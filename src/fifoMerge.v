==> flow/design.v <==
module fifoMerge  (clock, reset, req_data1, FIFO1_full, FIFO1_empty, dataIn1, 
                               req_data2, FIFO2_full, FIFO2_empty, dataIn2, dataOut,push_dataOut);
parameter width = 8;
parameter depth = 4;
parameter depth2 = (depth+depth);
input clock;
input reset;
input [width-1 : 0] dataIn1, dataIn2;                         
input FIFO1_full,FIFO2_full,FIFO1_empty,FIFO2_empty;          
output [width-1 : 0] dataOut;
output req_data1,req_data2;                       
output push_dataOut;                              
reg [width-1 : 0] dataOut;
reg req_data1,req_data2;
reg [depth:0] count;
parameter [1:0]     
  S0 = 2'b00,    
  S1 = 2'b01;    
reg [2:0] current_state, next_state;
reg push_dataOut;
always@(posedge clock or negedge reset)
  if (!reset) 
     begin
	   current_state <= S0;
	   count <=0;
	 end
  else 
    begin
	  current_state <= next_state;
	  count <= count + (!req_data1 | !req_data2);
	end
always@(*)
 begin
   case (current_state)
     S0: begin                                      
          dataOut = 8'b00000000;
		  push_dataOut = 1'b1;
		  req_data1 = 1; req_data2 = 1;
          if (FIFO1_full & FIFO2_full)
		    next_state <= S1;                      
	      else 
		    next_state <= S0;
		  end
     S1: begin                                     
	       if (count >=  (depth2-1))
             next_state <= S0;
           else			 
		     next_state <= S1;
           if (!FIFO1_empty & !FIFO2_empty)      
	         begin
	          if (dataIn1 < dataIn2)
	            begin
				 dataOut = dataIn1;
				 push_dataOut = 1'b0;
				 req_data1 = 0;
				 req_data2 = 1;
		        end
			  else
			    begin  
			     dataOut = dataIn2;
			     push_dataOut = 1'b0;
			     req_data1 = 1;
			     req_data2 = 0;
			     end
			 end	 
			else                              
                begin
                  if (FIFO1_empty)           
				    begin
					  dataOut = dataIn2;
					  push_dataOut = 1'b0;
			          req_data1 = 1;
			          req_data2 = 0;
			        end
				  else
				     begin
	                   dataOut = dataIn1;
	                   push_dataOut = 1'b0;
				       req_data1 = 0;
				       req_data2 = 1;
		             end
		        end
		 end
     default:
			begin
			push_dataOut = 1'b1; 	 
			dataOut = 8'b00000000;
			req_data1 = 1;
			req_data2 = 1;
			next_state <= S0;
			end
	  endcase
end
 endmodule
Tool chain data of fifoMerge
Tool output for the design above, in the order of the flow.
Line numbers count from 1 in the design file above.
Operators: Yosys type, input widths -> output width; for muxes data width and select width s.
Cell names lack the library's common part.
Not given: -

inputs
  design top = fifoMerge
  clock input = clock
  library = sky130hd
  corner = tt_025C_1v80

Word level
Yosys after proc, flatten, opt, wreduce and memory -nomap, before mapping. Enables and synchronous resets that opt folds into registers are not counted as muxes. Memory bits, and registers merged into a memory's read port (data or address), are not among the register bits. Print and check cells are not counted. Equal cells are merged and count once.

bit counts
  register bits after elaboration = 8
  input port bits = 22
  output and inout bits = 11
  elaborated cells = 30

cells by class
  $add $sub $neg = 1
  $lt $le $gt $ge = 2
  eq/ne operators = 1
  multiplexer cells = 16
  bitwise operators = 3
  reductions and logical operators = 5

operators by type and width
  kind                count
  $mux 8              4
  $mux 1              11
  $lt 8x8->1          1
  $pmux 3 s2          1
  $add 5x1->5         1
  $ge 5x3->1 const B  1
  $logic_not 1->1     4
  $eq 3x1->1 const B  1
  $logic_not 3->1     1
  $and 1x1->1         2
  $or 1x1->1          1

Longest topological paths
Depth = most cells in a row (Yosys ltp): at word level without a register or memory, in the mapped netlist without a sequential cell, where the memories' decode and read muxes count.

depth
  depth after elaboration = 7
  ABC_AREA = 0
  depth in mapped cells = 7
  depth with buffers taken out = 6

Netlist
Yosys stat after the flow's synthesis: flattened, memories mapped to cells. It holds for the ABC_AREA given above (unset counts as 0); a run with the other value may have another netlist.
The area totals of this step are shown rounded.

cells by type
  cell type  count  area in all (sq um)
  dfrtp_1    6      150.144
  ha_1       9      112.608
  mux2i_1    8      80.077
  nand2_1    20     75.072
  inv_1      9      33.782
  dfstp_2    1      26.275
  xnor2_1    2      17.517
  a221oi_2   1      15.014
  nand3_1    3      15.014
  a211oi_2   1      12.512
  buf_6      1      11.261
  a21oi_1    2      10.01
  a311o_1    1      10.01
  o21ai_0    2      10.01
  a22o_1     1      8.758
  xor2_1     1      8.758
  clkbuf_1   2      7.507
  nand2b_1   1      6.256

Other cell types: 5; their cells: 5.

mapped netlist
  standard cells after synthesis = 76
  synthesis area = 640 sq um
  area of sequential cells = 180 sq um
  flip-flop cells = 7
  buffer cells = 3

Path before layout
Path of least setup slack by OpenSTA after synthesis, without wires, with an ideal clock, recovery checks aside; 20% of the period is set as input and as output delay. Where synthesis merged equal registers, the netlist keeps one of their names.

timing post-synthesis
  path kind = input to output
  start = in dataIn2[2]
  end = out dataOut[0]
  clock period = 3.22 ns
  external input delay = 0.644 ns
  external output delay = 0.644 ns
  launch time at the first pin = 0.644 ns
  data arrival time = 1.965 ns
  required time = 2.576 ns
  slack = 0.611 ns
  delay of the path = 1.321 ns
  stages = 7
  path buffers = 1
  period reached after synthesis = 2.609 ns

"delay of the path" = arrival - input delay + setup time.
At an output port there is no setup time.
"stages": output pins that drive a net of the path, with the launching flip-flop's if there is one; two outputs of one cell count as two.
"period reached after synthesis" is the clock period less the worst setup slack; recovery checks do not enter. This is arithmetic on one report: input and output delays are still those of the set period (20% each).
The rows between start and end are the longest chain of elaborated cells between them; the timing report does not say that the signal goes this way. Where chains are equally long, one stands for them.
Each line given opens the expression or statement behind the cell; cells for indexed reads and writes are added by Yosys, which also makes memories of some case tables.

between the ends, post-synthesis
  cells stage by stage = inv_1 ha_1 a211oi_2 o21ai_1 a221oi_2 buf_6 mux2i_1
  cells in the longest elaborated chain = 4
  elaborated cells between the ends (all ways) = 4
  source lines of those cells = 3
  those cells by class = 1 x compare; 3 x mux

ends and longest elaborated chain, post-synthesis
  element      RTL line  RTL
  from (decl)  8         input [width-1 : 0] dataIn1, dataIn2;
  $lt 8x8->1   51        if (dataIn1 < dataIn2)
  $mux 8       51
  $mux 8       49        if (!FIFO1_empty & !FIFO2_empty)
  $mux 8       34        case (current_state)
  to (decl)    10        output [width-1 : 0] dataOut;

Worst path after layout
From the final timing report of run 1: the path of least setup slack in the routed layout; clock arrival at registers is part of the times.

timing post-layout
  path kind = input to output
  start = in dataIn2[7]
  end = out req_data2
  clock period = 4.51 ns
  external input delay = 0.90 ns
  external output delay = 0.90 ns
  launch time at the first pin = 0.90 ns
  data arrival time = 3.10 ns
  required time = 3.61 ns
  slack = 0.51 ns
  stages = 9
  path buffers = 3

The rows between start and end are the longest chain of elaborated cells between them; the timing report does not say that the signal goes this way. Where chains are equally long, one stands for them.

between the ends, post-layout
  cells stage by stage = clkdlybuf4s50_1 inv_1 ha_1 a21oi_1 o21ai_0 a221oi_2 buf_4 nand2b_1 clkdlybuf4s50_1
  cells in the longest elaborated chain = 4
  elaborated cells between the ends (all ways) = 4
  source lines of those cells = 3
  those cells by class = 1 x compare; 3 x mux

ends and longest elaborated chain, post-layout
  element      RTL line  RTL
  from (decl)  8         input [width-1 : 0] dataIn1, dataIn2;
  $lt 8x8->1   51        if (dataIn1 < dataIn2)
  $mux 1       51
  $mux 1       49        if (!FIFO1_empty & !FIFO2_empty)
  $mux 1       34        case (current_state)
  to (decl)    11        output req_data1,req_data2;

FLOW RESULTS
============

Stored flow runs of fifoMerge (2 of them; Yosys, OpenROAD, sky130hd). They differ in their settings and are not a sequence. Constraints: input delay and output delay 20% of the set period each, output load 0.01 pF.
"clock period achieved" = clock period - worst setup slack. The figure is calculated, with input and output delays left at 20% of the set period.
"worst path time" is the time allowed to the run's worst setup path (the clock period less input and output delay, where it has them) less its slack. Clock arrival times count: a late capture clock shortens it, a late launch clock lengthens it.
By "power consumption" is meant OpenSTA's value without simulated activity: inputs other than the clock are taken to toggle once in ten clock periods, and the tool carries that through the logic.
The measured numbers are rounded.
Settings: n/a = not set for that run.
Among the results, n/a means that no value is shown for the run.

setting or result                               run 1            run 2
period_ns                                       4.51             4.09
CORE_UTILIZATION                                42               65
SETUP_SLACK_MARGIN                              0.54             0.49
PLACE_DENSITY_LB_ADDON                          0.27             n/a
CORE_MARGIN                                     4                7
TNS_END_PERCENT                                 25               n/a
GPL_TIMING_DRIVEN                               0                0
CTS_CLUSTER_DIAMETER                            274              375
CAP_MARGIN                                      5                15
SLEW_MARGIN                                     15               20
PLACE_DENSITY                                   n/a              0.76
ABC_AREA                                        n/a              0
MIN_ROUTING_LAYER                               n/a              met1
chip area after synthesis (Yosys) (sq um)       640              n/a
area of the die (sq um)                         2,200            n/a
standard-cell area of the final layout (sq um)  1,000            n/a
utilization of the finished layout (%)          77               n/a
worst setup slack after layout (ns)             0.51             n/a
sum of negative setup slack (ns)                0.000            n/a
lowest hold slack (ns)                          0.49             n/a
power consumption (µW)                          280              n/a
clock period achieved (ns)                      4.004            n/a
worst path time (ns)                            2.20             n/a
critical path type                              input to output  n/a

Run 2: unfinished; error GPL-0301 in placement

==> flow/design.v <==
module RegFile (clock, WE, WriteAddress, WriteBus, ReadBus0,ReadBus1,ReadBus2,ReadBus3,ReadBus4,ReadBus5,ReadBus6,ReadBus7,ReadBus8,ReadBus9,
                 ReadBus10,ReadBus11,ReadBus12,ReadBus13,ReadBus14,ReadBus15,ReadBus16,ReadBus17,ReadBus18,ReadBus19,ReadBus20,ReadBus21,ReadBus22,ReadBus23,ReadBus24,
				 ReadBus25,ReadBus26,ReadBus27,ReadBus28,ReadBus29,ReadBus30,ReadBus31);
input clock, WE;
input [4:0] WriteAddress;
input [7:0] WriteBus;
output [7:0] ReadBus0,ReadBus1,ReadBus2,ReadBus3,ReadBus4,ReadBus5,ReadBus6,ReadBus7,ReadBus8,ReadBus9,
             ReadBus10,ReadBus11,ReadBus12,ReadBus13,ReadBus14,ReadBus15,ReadBus16,ReadBus17,ReadBus18,ReadBus19,ReadBus20,ReadBus21,ReadBus22,ReadBus23,ReadBus24,
			 ReadBus25,ReadBus26,ReadBus27,ReadBus28,ReadBus29,ReadBus30,ReadBus31;
reg [7:0] my_memory [0:31];  
wire [31:0] WElines;
integer i;
assign WElines = (WE << WriteAddress);
always@(posedge clock)
	for (i=0; i<=31; i=i+1)
		if (WElines[i]) my_memory[i] <= WriteBus;
assign ReadBus0  = my_memory[5'd0];
assign ReadBus1  = my_memory[5'd1];
assign ReadBus2  = my_memory[5'd2];
assign ReadBus3  = my_memory[5'd3];
assign ReadBus4  = my_memory[5'd4];
assign ReadBus5  = my_memory[5'd5];
assign ReadBus6  = my_memory[5'd6];
assign ReadBus7  = my_memory[5'd7];
assign ReadBus8  = my_memory[5'd8];
assign ReadBus9  = my_memory[5'd9];
assign ReadBus10 = my_memory[5'd10];
assign ReadBus11 = my_memory[5'd11];
assign ReadBus12 = my_memory[5'd12];
assign ReadBus13 = my_memory[5'd13];
assign ReadBus14 = my_memory[5'd14];
assign ReadBus15 = my_memory[5'd15];
assign ReadBus16 = my_memory[5'd16];
assign ReadBus17 = my_memory[5'd17];
assign ReadBus18 = my_memory[5'd18];
assign ReadBus19 = my_memory[5'd19];
assign ReadBus20 = my_memory[5'd20];
assign ReadBus21 = my_memory[5'd21];
assign ReadBus22 = my_memory[5'd22];
assign ReadBus23 = my_memory[5'd23];
assign ReadBus24 = my_memory[5'd24];
assign ReadBus25 = my_memory[5'd25];
assign ReadBus26 = my_memory[5'd26];
assign ReadBus27 = my_memory[5'd27];
assign ReadBus28 = my_memory[5'd28];
assign ReadBus29 = my_memory[5'd29];
assign ReadBus30 = my_memory[5'd30];
assign ReadBus31 = my_memory[5'd31];
endmodule
From RTL to reports: RegFile --
Tool output for the design above, in the order of the flow. Line numbers count from 1 in the design file above. Library cell names are shortened. A cell with - has no value.
Inputs: top module RegFile, clock clock, standard-cell library sky130hd, library corner tt_025C_1v80

Word level --
Counts by Yosys on the flattened word-level netlist (proc, flatten, opt, wreduce). Print and check cells are left out. Cells with the same type and inputs are merged into one.
Word-level totals: word width x clocked read ports 0, memory cells 0, memory bits (writable) 0, latch bits 0, register bits 256, elaborated cells 33, memory bits (read-only) 0, output and inout port bits 256
Cells by class: divide/modulo/power cells 0, multiply operators 0, equality and inequality tests 0, add/sub/neg operators 0, bitwise operators 0, shifts and indexed selects 1, reduce/logical cells 0, order comparisons 0, mux-type cells 0
Operators with widths (count):
- 1-bit by 5-bit << shifter with 32-bit output | 1

Depth --
Longest topological path by Yosys (ltp), each cell counted once; first at word level (registers and memories cut), then after technology mapping (sequential cells cut; the memories' decode and read muxes count).
Logic depth: word-level depth 1, ABC_AREA 0, gate-level depth with buffers 3, mapped depth without buffers 2

After synthesis --
Source: synth_stat.txt of the flow (Yosys; design flattened, memories mapped). It holds for the ABC_AREA given above (unset counts as 0); a run with the other value may have another netlist. Totals and module areas in this step are rounded.
Cells by type:
- edfxtp_1 | count 256, total area 7.69E+03 µm²
- nor2_1 | count 32, total area 120.115 µm²
- nand4bb_1 | count 3, total area 33.782 µm²
- nand4b_1 | count 3, total area 26.275 µm²
- nand2b_1 | count 2, total area 12.512 µm²
- clkbuf_1 | count 3, total area 11.261 µm²
- or4b_1 | count 1, total area 10.01 µm²
- nand4_1 | count 1, total area 6.256 µm²
- or2_2 | count 1, total area 6.256 µm²
- nand2_1 | count 1, total area 3.754 µm²
Synthesis totals: area of sequential cells 7687 µm², synthesis area 7918 µm², standard cells after synthesis 303, buffer cells 3, flip-flop cells 256

Timing after synthesis --
Source: OpenSTA report_checks on the synthesized netlist (no wires, ideal clock, input and output delay 20% of the period each), path of least setup slack; recovery checks are left aside. Register names are those of the netlist, which keeps one name where synthesis merged equal registers.
Path after synthesis: path kind input port to flip-flop, from in WriteAddress[0], to reg my_memory[4][0], setup slack -0.054 ns, stages 2, input delay 0.326 ns, required time 1.260 ns, path buffers 0, launch time at the first pin 0.326 ns, delay of the path 1.358 ns, arrival time 1.314 ns, period 1.63 ns, synthesis period reached 1.684 ns
"delay of the path" = arrival - input delay + setup time. "stages" counts driving pins, that of a launching flip-flop among them; a cell with two outputs on the path counts twice. "synthesis period reached" is the clock period less the worst setup slack; recovery checks do not enter. This is arithmetic on one report: input and output delays are still those of the set period (20% each). Between the ends stands the longest chain of elaborated cells between them, by number of cells; it is not shown to be the way that was timed. Of several equally long chains one is given. A line is the first line of the expression or statement that the cell stems from. Yosys adds cells for indexed reads and writes and turns some case tables into memories.
Between the ends, after synthesis: path through or4b_1 > nor2_1, cells in the longest elaborated chain 1, elaborated cells on any way between the ends 1, classes of those cells shift: 1
RTL lines, path after synthesis:
- from (decl) | RTL line 5 | input [4:0] WriteAddress;
- 1-bit by 5-bit << shifter with 32-bit output | RTL line 13 | assign WElines = (WE << WriteAddress);
- to (assign) | RTL line 16 | if (WElines[i]) my_memory[i] <= WriteBus;
- to (decl) | RTL line 10 | reg [7:0] my_memory [0:31];

Worst path after layout --
From the final timing report of flow run A: the path of least setup slack in the routed layout; clock arrival at registers is part of the times.
Path post-layout: path kind flip-flop to output port, from reg my_memory[16][0], to out ReadBus16[0], external output delay 0.28 ns, path buffers 1, launch time at the first pin 0.52 ns, stages 2, period 1.41 ns, required time 1.13 ns, arrival time 1.07 ns, setup slack 0.05 ns
Between the ends, post-layout: path through edfxtp_1 > buf_2, cells in the longest elaborated chain 0, elaborated cells on any way between the ends 0
RTL lines, path post-layout:
- from (decl) | RTL line 10 | reg [7:0] my_memory [0:31];
- from (assign) | RTL line 16 | if (WElines[i]) my_memory[i] <= WriteBus;
- to (decl) | RTL line 8 | ReadBus10,ReadBus11,ReadBus12,ReadBus13,ReadBus14,ReadBus15,ReadBus16,ReadBus17,ReadBus18,ReadBus19,ReadBus20, ...

==> results <==
Stored flow runs of RegFile (2 of them; Yosys, OpenROAD, sky130hd). They differ in their settings and are not a sequence. Constraints: input delay and output delay 20% of the set period each, output load 0.01 pF.
By "critical setup path time" is meant the share of the clock period that the worst setup path is allowed (20% is reserved at inputs, 20% at outputs), minus its slack. Clock arrival times at its registers enter into it.
"overall power": no workload was simulated; the value follows from the tool's default switching activity.
The results are shown rounded.

* Flow run A | settings: period_ns 1.41; CAP_MARGIN 20; CORE_MARGIN 2; CORE_UTILIZATION 40; SLEW_MARGIN 20 | results: overall power 16010 uW; critical setup path time 1.07 ns; worst path kind flip-flop to output port; sum of negative setup slack 0.000 ns; full die area 20940 µm²; final utilization 57.1 %; synthesized cell area 7918 µm²; worst hold slack in the final report 0.338 ns; lowest setup slack 0.055 ns
* Flow run B | settings: period_ns 2.23; CORE_UTILIZATION 36; PLACE_DENSITY 0.54; CORE_MARGIN 10; TNS_END_PERCENT 100; ABC_AREA 1; GPL_ROUTABILITY_DRIVEN 1; CTS_CLUSTER_DIAMETER 179; SLEW_MARGIN 10; CAP_MARGIN 20 | results: overall power 9800 uW; critical setup path time 1.44 ns; worst path kind flip-flop to output port; sum of negative setup slack 0.000 ns; full die area 28490 µm²; final utilization 55.8 %; synthesized cell area 7969 µm²; worst hold slack in the final report 0.771 ns; lowest setup slack 0.342 ns
